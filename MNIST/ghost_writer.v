==> flow/design.v <==
module ghost_writer (
    input wire clk, input wire rst_n,
    output reg [9:0] wr_addr, output reg wr_data, output reg wr_en
);
    reg [9:0] counter;
    always @(posedge clk) begin
        if (!rst_n) begin
            counter <= 0; wr_en <= 0;
        end else begin
            wr_en <= 1; 
            wr_addr <= counter;
            if (counter < 392) wr_data <= 1'b1;
            else wr_data <= 1'b0;
            if (counter == 783) counter <= 0;
            else counter <= counter + 1;
        end
    end
endmodule
# ---- Step by step through the tools: ghost_writer
# What the tools print for ghost_writer, step after step.
# Lines are those of the file above, counted from 1.
# Operators carry their Yosys type and port widths (W data, S select, Z words).
# Cell names lack the library's common part.
# A cell with - has no value.
dict set report design {
  design {ghost_writer}
  clock {clk}
  lib {sky130hd}
  lib_corner {tt_025C_1v80}
}

# ---- After elaboration
# Yosys after proc, flatten, opt, wreduce and memory -nomap, before mapping. Enables and synchronous resets that opt folds into registers are not counted as muxes. Memory bits, and registers merged into a memory's read port (data or address), are not among the register bits. Print and check cells are not counted. Equal cells are merged and count once.
dict set report op_classes {
  add_sub_neg 1
  multipliers 0
  n_div 0
  cmp 1
  n_eq 1
  shifts 0
  n_mux 2
  logic 1
  reduce_and_logical 1
}
# op n
set ops {}
lappend ops {{$add A10 B1 Y10 const B} 1}
lappend ops {{$eq A10 B10 Y1 const B} 1}
lappend ops {{$lt A10 B9 Y1 const B} 1}
lappend ops {{$reduce_or A2 Y1} 1}
lappend ops {{$mux W1} 2}
lappend ops {{$not A1 Y1} 1}
dict set report word_totals {
  register_bits 22
  latchBits 0
  mem_bits_rw 0
  rom_bits 0
  clocked_rd_ports_x_width 0
  memories 0
  in_bits 2
  output_inout_bits 12
  elab_cells 11
}

# ---- Depth
# Longest topological path by Yosys (ltp), each cell counted once; first at word level (registers and memories cut), then after technology mapping (sequential cells cut; the memories' decode and read muxes count).
dict set report logic_depth {
  depth_word 2
  ABC_AREA 0
  mapped_depth 4
  depth_no_buf 4
}

# ---- Mapped cells and area
# Source: synth_stat.txt of the flow (Yosys; design flattened, memories mapped). It holds for the ABC_AREA given above (unset counts as 0); a run with the other value may have another netlist.
# The area totals of this step are shown rounded.
dict set report synth_totals {
  cells 62
  yosys_area_um2 798.3
  seq_area_um2 550.5
  ffs 22
  n_buf 0
}
# type n area_total_um2
set types {}
lappend types {edfxtp_1 11 330.317}
lappend types {dfxtp_1 11 220.211}
lappend types {nor2_1 7 26.275}
lappend types {a21oi_1 5 25.024}
lappend types {or3_1 4 25.024}
lappend types {o31ai_4 1 21.27}
lappend types {o21ai_0 4 20.019}
lappend types {xnor2_1 2 17.517}
lappend types {ha_1 1 12.512}
lappend types {nand4_1 2 12.512}
lappend types {inv_1 3 11.261}
lappend types {or3_4 1 11.261}
lappend types {nand3_1 2 10.01}
lappend types {nand3_2 1 10.01}
lappend types {xor2_1 1 8.758}
lappend types {nand2_1 2 7.507}
lappend types {nand3b_1 1 7.507}
lappend types {o31ai_1 1 7.507}
# Other cell types: 2; their cells: 2.

# ---- Path before layout
# Source: OpenSTA report_checks on the synthesized netlist (no wires, ideal clock, input and output delay 20% of the period each), path of least setup slack; recovery checks are left aside. Register names are those of the netlist, which keeps one name where synthesis merged equal registers.
dict set report synth_path {
  kind {register -> register}
  start {reg counter[5]}
  end {reg counter[3]}
  clock_period_ps 1620
  setup_ps 127
  launch_ps 0
  t_arrival_ps 1138
  required_ps 1493
  slack_ps 354
  delay_ps 1265
  driving_pins 4
  n_path_buf 0
  synth_period_reached_ps 1266
}
# "delay_ps" is the arrival time less input delay plus setup time.
# "driving_pins" counts driving pins, that of a launching flip-flop among them; a cell with two outputs on the path counts twice.
# "synth_period_reached_ps" is the clock period less the worst setup slack; recovery checks do not enter. This is arithmetic on one report: input and output delays are still those of the set period (20% each).
# Between the ends stands the longest chain of elaborated cells between them, by number of cells; it is not shown to be the way that was timed. Of several equally long chains one is given.
# Each line given opens the expression or statement behind the cell; cells for indexed reads and writes are added by Yosys, which also makes memories of some case tables.
# At most two assigning lines are given for a register; there are more.
dict set report synth_between {
  path_cell_list {dfxtp_1 -> or3_4 -> o31ai_4 -> nor2_1}
  elab_chain_cells 2
  cone_cells 2
  cone_lines 1
  classes_between {eq/ne (1); reduce/logical (1)}
}
# element line_no
set synth_lines {}
lappend synth_lines {{start, declared} 5} ;# reg [9:0] counter;
lappend synth_lines {{start, assigned} 8} ;# counter <= 0; wr_en <= 0;
lappend synth_lines {{start, assigned} 15} ;# else counter <= counter + 1;
lappend synth_lines {{$eq A10 B10 Y1} 14} ;# if (counter == 783) counter <= 0;
lappend synth_lines {{$reduce_or A2 Y1} -}
lappend synth_lines {{end, assigned} 14}
lappend synth_lines {{end, assigned} 15}
lappend synth_lines {{end, declared} 5}

# ---- Worst path after layout
# From the final timing report of record 1: the path of least setup slack in the routed layout; clock arrival at registers is part of the times.
# The path's times are printed in steps of 10 ps; the period is the one set.
dict set report layout_path {
  kind {register -> register}
  start {reg counter[6]}
  end {reg counter[7]}
  clock_period_ps 1390
  setup_ps 100
  launch_ps 300
  t_arrival_ps 1530
  required_ps 1590
  slack_ps 60
  driving_pins 5
  n_path_buf 1
}
# Between the ends stands the longest chain of elaborated cells between them, by number of cells; it is not shown to be the way that was timed. Of several equally long chains one is given.
# At most two assigning lines are given for a register; there are more.
dict set report layout_between {
  path_cell_list {dfxtp_4 -> or3_4 -> o31ai_4 -> buf_4 -> a21oi_1}
  elab_chain_cells 2
  cone_cells 3
  cone_lines 2
  classes_between {add/sub (1); eq/ne (1); reduce/logical (1)}
}
# element line_no
set layout_lines {}
lappend layout_lines {{start, declared} 5} ;# reg [9:0] counter;
lappend layout_lines {{start, assigned} 8} ;# counter <= 0; wr_en <= 0;
lappend layout_lines {{start, assigned} 15} ;# else counter <= counter + 1;
lappend layout_lines {{$eq A10 B10 Y1} 14} ;# if (counter == 783) counter <= 0;
lappend layout_lines {{$reduce_or A2 Y1} -}
lappend layout_lines {{end, assigned} 14}
lappend layout_lines {{end, assigned} 15}
lappend layout_lines {{end, declared} 5}

# Stored flow runs of ghost_writer (2 of them; Yosys, OpenROAD, sky130hd). They differ in their settings and are not a sequence. Constraints: input delay and output delay 20% of the set period each, output load 0.01 pF.
# "timing.achieved_period_ps" is the run's clock period less its worst setup slack. It is reckoned from that one timing run; input and output delays stay at 20% of the period that was set.
# "total_power_mw": no workload was simulated; the value follows from the tool's default switching activity.
# Results are given in rounded form.
run="record 1" settings period_ns=1.39 SETUP_SLACK_MARGIN=0.25 CAP_MARGIN=20 CORE_MARGIN=2 CORE_UTILIZATION=40 SLEW_MARGIN=20
run="record 1" results ys_area_um2=798.3 die_footprint_um2=2369 utilization_frac=0.565 final_setup_ws_ps=58 worst_hold_slack_ps=480 total_power_mw=1.085 timing.achieved_period_ps=1332
run="record 2" settings period_ns=1.28 CORE_UTILIZATION=67 PLACE_DENSITY_LB_ADDON=0.16 CORE_MARGIN=6 TNS_END_PERCENT=40 GPL_ROUTABILITY_DRIVEN=0 CTS_CLUSTER_SIZE=42 SLEW_MARGIN=35 CAP_MARGIN=20
run="record 2" outcome="no final report: placement broke off with DPL-0038"
