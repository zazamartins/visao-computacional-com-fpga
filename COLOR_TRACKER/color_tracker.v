==> flow/design.v <==
module color_tracker (
    input  wire clk,                             
    input wire rst_n,                            
    input  wire vsync,                           
    input wire href,                             
    input wire valid_pixel,                      
    input  wire [15:0] pixel_data,               
    input  wire [4:0]  target_r_min,             
    input wire [4:0] target_r_max,               
    input  wire [5:0]  target_g_min,             
    input wire [5:0] target_g_max,               
    input  wire [4:0]  target_b_min,             
    input wire [4:0] target_b_max,               
    output reg [9:0]   obj_x,       
    output reg [9:0]   obj_y,
    output reg [9:0]   obj_half_w,               
    output reg [9:0]   obj_half_h,               
    output reg         obj_detected,             
    output reg led_debug_r,                      
    output reg led_debug_g,                      
    output reg led_debug_b                       
);
    reg [9:0] curr_x, curr_y;
    reg last_href;
    wire end_of_line = (last_href && !href);     
    always @(posedge clk) last_href <= href;
    always @(posedge clk) 
        begin
            if (!vsync) 
                begin 
                    curr_x <= 0; 
                    curr_y <= 0; 
                end 
            else 
                begin
                    if (href && valid_pixel) 
                        curr_x <= curr_x + 1; 
                    else if (!href) 
                        curr_x <= 0;
                    if (end_of_line) 
                        curr_y <= curr_y + 1;
                end
        end
    wire [4:0] r = pixel_data[15:11];                
    wire [5:0] g = pixel_data[10:5];                 
    wire [4:0] b = pixel_data[4:0];                  
    wire is_color = (r >= target_r_min && r <= target_r_max) && (g >= target_g_min && g <= target_g_max) && (b >= target_b_min && b <= target_b_max);
    reg [9:0] x_min, x_max, y_min, y_max;
    reg [19:0] count;
    reg [3:0] streak_count;
    reg vsync_d;     
    always @(posedge clk) vsync_d <= vsync;
    wire end_of_frame = (vsync_d && !vsync); 
    always @(posedge clk) 
        begin
            if (!rst_n) 
                begin
                    obj_x <= 160; 
                    obj_y <= 120; 
                    obj_half_w <= 20; 
                    obj_half_h <= 20;
                    obj_detected <= 0; 
                    count <= 0; 
                    streak_count <= 0;
                    x_min <= 319; 
                    x_max <= 0; 
                    y_min <= 239; 
                    y_max <= 0;
                    led_debug_r <= 0; 
                    led_debug_g <= 0; 
                    led_debug_b <= 0;
                end 
            else 
                begin
                    if (end_of_frame) 
                    begin
                        if (count > 100) 
                            begin
                                obj_x <= (x_min + x_max) >> 1; 
                                obj_y <= (y_min + y_max) >> 1;
                                obj_half_w <= ((x_max - x_min) >> 1) + 4;
                                obj_half_h <= ((y_max - y_min) >> 1) + 4;
                                obj_detected <= 1; 
                            end 
                        else 
                            begin
                                obj_detected <= 0; 
                            end
                        count <= 0; 
                        x_min <= 319; 
                        x_max <= 0; 
                        y_min <= 239; 
                        y_max <= 0;
                    end
                    else if (vsync && href && valid_pixel) 
                        begin
                            if (is_color) 
                                begin
                                    if (streak_count < 15) streak_count <= streak_count + 1;
                                    if (streak_count >= 4) 
                                        begin
                                            count <= count + 1;                      
                                            if (curr_x < x_min) x_min <= curr_x;    
                                            if (curr_x > x_max) x_max <= curr_x;
                                            if (curr_y < y_min) y_min <= curr_y;
                                            if (curr_y > y_max) y_max <= curr_y;
                                            led_debug_r <= 1; 
                                        end
                                end 
                            else 
                                begin
                                    streak_count <= 0; 
                                    led_debug_r <= 0;
                                end
                        end 
                    else if (!href) streak_count <= 0;
                    led_debug_g <= (count > 100);    
                    led_debug_b <= obj_detected;     
                end
        end
endmodule
### Step by step through the tools: color_tracker

The steps from the RTL of color_tracker to its reports follow in flow order.
Lines are those of the file above, counted from 1.
Not given: -

| inputs | value |
|---|---|
| top module | color_tracker |
| clock input | clk |
| cell library | sky130hd |
| library corner | tt_025C_1v80 |

### After elaboration

Source: Yosys, flattened and elaborated, memories not mapped. Widths are those after wreduce. Registers that Yosys merges into a memory's read port (data or address) are not register bits. Print and check cells do not count. Equal cells are merged and count once.

| word-level totals | value |
|---|---|
| cells after elaboration | 77 |
| bits in registers | 128 |

| cells by class | value |
|---|---|
| bitwise logic cells | 2 |
| $add $sub $neg | 10 |
| order comparisons | 13 |
| eq/ne operators | 4 |
| multiplexer cells | 9 |
| reduce/logical cells | 21 |

Operators with widths:

| operator | count |
|---|---|
| 10-bit by 10-bit subtractor with 11-bit output | 2 |
| 10-bit by 1-bit adder with 10-bit output with constant B | 2 |
| 10-bit adder | 2 |
| 10-bit greater-than comparator | 2 |
| 10-bit < comparator | 2 |
| 10-bit by 3-bit adder with 10-bit output with constant B | 2 |
| 20-bit by 1-bit adder with 20-bit output with constant B | 1 |
| 20-bit by 7-bit greater-than comparator with 1-bit output with constant B | 1 |
| 10-bit 2-to-1 mux | 2 |
| 4-bit AND reduction | 4 |
| 4-bit 2-to-1 mux | 4 |
| 1-bit logical AND | 10 |
| 5-bit >= comparator | 2 |
| 5-bit <= comparator | 2 |
| 3-bit AND reduction | 3 |
| 2-bit by 1-bit inequality test with 1-bit output with constant B | 3 |
| 6-bit >= comparator | 1 |
| 6-bit <= comparator | 1 |
| 4-bit by 1-bit adder with 4-bit output with constant B | 1 |
| 4-bit by 3-bit >= comparator with 1-bit output with constant B | 1 |
| 4-bit < comparator with constant B | 1 |
| 3-bit by 2-bit inequality test with 1-bit output with constant B | 1 |
| 1-bit 2-to-1 mux | 3 |
| 1-bit inverter | 2 |
| 1-bit zero test | 2 |
| 2-bit AND reduction | 1 |
| 2-bit OR reduction | 1 |

### Longest topological paths

Depth = most cells in a row (Yosys ltp): at word level without a register or memory, in the mapped netlist without a sequential cell, where the memories' decode and read muxes count.

| depth | value |
|---|---|
| depth after elaboration | 6 |
| ABC_AREA | 0 |
| gate-level depth with buffers | 12 |

### Netlist

Source: synth_stat.txt of the flow (Yosys; design flattened, memories mapped). It holds for the ABC_AREA given above (unset counts as 0); a run with the other value may have another netlist.

| synthesis totals | value |
|---|---|
| flip-flops | 128 |
| cells in the netlist | 1072 |
| chip area (Yosys) | 8884.8 um^2 |
| buffer cells | 51 |

Cell types:

| cell | count | total area (um^2) |
|---|---|---|
| sky130_fd_sc_hd__dfxtp_1 | 128 | 2.56E+03 |
| sky130_fd_sc_hd__ha_1 | 111 | 1.39E+03 |
| sky130_fd_sc_hd__mux2i_1 | 54 | 540.518 |
| sky130_fd_sc_hd__nand2_1 | 114 | 427.91 |
| sky130_fd_sc_hd__inv_1 | 89 | 334.07 |
| sky130_fd_sc_hd__nor2_1 | 83 | 311.549 |
| sky130_fd_sc_hd__xnor2_1 | 35 | 306.544 |
| sky130_fd_sc_hd__a21oi_1 | 55 | 275.264 |
| sky130_fd_sc_hd__a211oi_1 | 21 | 157.651 |
| sky130_fd_sc_hd__or3_1 | 21 | 131.376 |
| sky130_fd_sc_hd__o21ai_0 | 26 | 130.125 |
| sky130_fd_sc_hd__a21o_1 | 17 | 127.622 |
| sky130_fd_sc_hd__clkbuf_1 | 34 | 127.622 |
| sky130_fd_sc_hd__nand3_1 | 25 | 125.12 |
| sky130_fd_sc_hd__xor2_1 | 14 | 122.618 |
| sky130_fd_sc_hd__and3_1 | 18 | 112.608 |
| sky130_fd_sc_hd__nand4_1 | 18 | 112.608 |
| sky130_fd_sc_hd__nor3_1 | 20 | 100.096 |

Other cell types: 50; their cells: 189.

### Timing after synthesis

Path of least setup slack by OpenSTA after synthesis, without wires, with an ideal clock, recovery checks aside; 20% of the period is set as input and as output delay. Where synthesis merged equal registers, the netlist keeps one of their names.

| timing after synthesis | value |
|---|---|
| path type | input to register |
| start | in pixel_data[5] |
| end | reg streak_count[1] |
| driving pins on the path | 11 |
| data required time | 5.814 ns |
| arrival | 3.145 ns |
| buffers on the path | 2 |
| path slack | 2.669 ns |
| delay of the path | 2.075 ns |
| period | 5.93 ns |
| input delay | 1.186 ns |
| setup time | 0.116 ns |
| launch time at the first pin | 1.186 ns |
| synthesis period reached | 3.261 ns |

"delay of the path" = arrival - input delay + setup time.
"driving pins on the path" counts driving pins, that of a launching flip-flop among them; a cell with two outputs on the path counts twice.
"synthesis period reached" = period - worst setup slack (recovery checks aside). The figure is calculated, with input and output delays left at 20% of the set period.
The rows between start and end are the longest chain of elaborated cells between them; the timing report does not say that the signal goes this way. Where chains are equally long, one stands for them.
A line is the first line of the expression or statement that the cell stems from. Yosys adds cells for indexed reads and writes and turns some case tables into memories.
A register here has more assigning lines than the two given.

| between the ends, after synthesis | value |
|---|---|
| path through | sky130_fd_sc_hd__inv_1 -> sky130_fd_sc_hd__ha_1 -> sky130_fd_sc_hd__nand2b_1 -> sky130_fd_sc_hd__a2111oi_0 -> sky130_fd_sc_hd__o21ai_0 -> sky130_fd_sc_hd__and3_1 -> sky130_fd_sc_hd__nand4_1 -> sky130_fd_sc_hd__clkbuf_1 -> sky130_fd_sc_hd__buf_2 -> sky130_fd_sc_hd__a211oi_1 -> sky130_fd_sc_hd__a31o_2 |
| length of the longest elaborated chain | 6 |
| elaborated cells on any way between the ends | 9 |
| RTL lines with such cells | 3 |
| classes of those cells | compare (2); eq/ne (1); mux (2); reduce/logical (4) |

RTL lines, path after synthesis:

| item | line | text |
|---|---|---|
| start, declared | 7 | `input  wire [15:0] pixel_data,` |
| 6-bit >= comparator | 47 |  |
| 1-bit logical AND (3 in a row) | 47 |  |
| 4-bit 2-to-1 mux | 97 | `if (is_color)` |
| 4-bit 2-to-1 mux | 95 | `else if (vsync && href && valid_pixel)` |
| end, assigned | 99 | `if (streak_count < 15) streak_count <= streak_count + 1;` |
| end, assigned | 112 | `streak_count <= 0;` |
| end, declared | 50 | `reg [3:0] streak_count;` |

### Path in the finished layout

Path of least setup slack in the final report of flow run 2 (OpenROAD, finished layout, wires in). Where an end is a register, its clock arrival counts in the times.

| timing post-layout | value |
|---|---|
| path type | input to register |
| start | in pixel_data[5] |
| end | reg x_max[9] |
| period | 4.79 ns |
| arrival | 3.69 ns |
| driving pins on the path | 11 |
| buffers on the path | 2 |
| input delay | 0.96 ns |
| setup time | 0.08 ns |
| path slack | 1.44 ns |
| launch time at the first pin | 0.96 ns |
| data required time | 5.13 ns |

The rows between start and end are the longest chain of elaborated cells between them; the timing report does not say that the signal goes this way. Where chains are equally long, one stands for them.
A register here has more assigning lines than the two given.

| between the ends, post-layout | value |
|---|---|
| path through | sky130_fd_sc_hd__clkdlybuf4s50_1 -> sky130_fd_sc_hd__inv_1 -> sky130_fd_sc_hd__ha_1 -> sky130_fd_sc_hd__nand2b_1 -> sky130_fd_sc_hd__a2111oi_0 -> sky130_fd_sc_hd__o21ai_0 -> sky130_fd_sc_hd__and3_1 -> sky130_fd_sc_hd__and4_1 -> sky130_fd_sc_hd__buf_4 -> sky130_fd_sc_hd__nand3_1 -> sky130_fd_sc_hd__mux2i_1 |
| length of the longest elaborated chain | 5 |
| elaborated cells on any way between the ends | 6 |
| RTL lines with such cells | 1 |
| classes of those cells | compare (2); reduce/logical (4) |

RTL lines, path post-layout:

| item | line | text |
|---|---|---|
| start, declared | 7 | `input  wire [15:0] pixel_data,` |
| 6-bit >= comparator | 47 |  |
| 1-bit logical AND (3 in a row) | 47 |  |
| 4-bit AND reduction | - |  |
| end, assigned | 66 | `x_max <= 0;` |
| end, assigned | 104 | `if (curr_x > x_max) x_max <= curr_x;` |
| end, declared | 48 | `reg [9:0] x_min, x_max, y_min, y_max;` |

==> results <==
Module color_tracker, platform sky130hd: 2 stored runs of the flow (Yosys, OpenROAD) with differing settings, in no particular order. Input and output delays are each 20% of the period that was set; the output load is 0.01 pF.

#### Flow run 1

| setting | value |
|---|---|
| period_ns | `3.01` |
| CORE_UTILIZATION | `51` |
| SETUP_SLACK_MARGIN | `-0.3` |
| PLACE_DENSITY_LB_ADDON | `0.01` |
| CELL_PAD_IN_SITES_GLOBAL_PLACEMENT | `2` |
| TNS_END_PERCENT | `75` |
| ABC_AREA | `0` |
| GPL_TIMING_DRIVEN | `1` |
| CTS_CLUSTER_SIZE | `26` |
| CTS_CLUSTER_DIAMETER | `257` |
| MAX_ROUTING_LAYER | `met4` |
| CAP_MARGIN | `20` |
| CORE_MARGIN | `2` |
| SLEW_MARGIN | `20` |

Unfinished; error FLW-0024 in placement.

#### Flow run 2

| setting | value |
|---|---|
| period_ns | `4.79` |
| CORE_UTILIZATION | `64` |
| SETUP_SLACK_MARGIN | `-0.32` |
| PLACE_DENSITY | `0.55` |
| HOLD_SLACK_MARGIN | `0.13` |
| TNS_END_PERCENT | `80` |
| CTS_CLUSTER_SIZE | `79` |
| CAP_MARGIN | `15` |
| SLEW_MARGIN | `20` |
| CORE_MARGIN | `2` |

| result | value |
|---|---|
| area of the synthesized netlist | 8884.8 um^2 |
| die footprint | 14841.3 um^2 |
| std-cell area (final layout) | 10558.9 um^2 |
| worst setup slack after layout | 1.443 ns |
| summed negative setup slack | 0.000 ns |
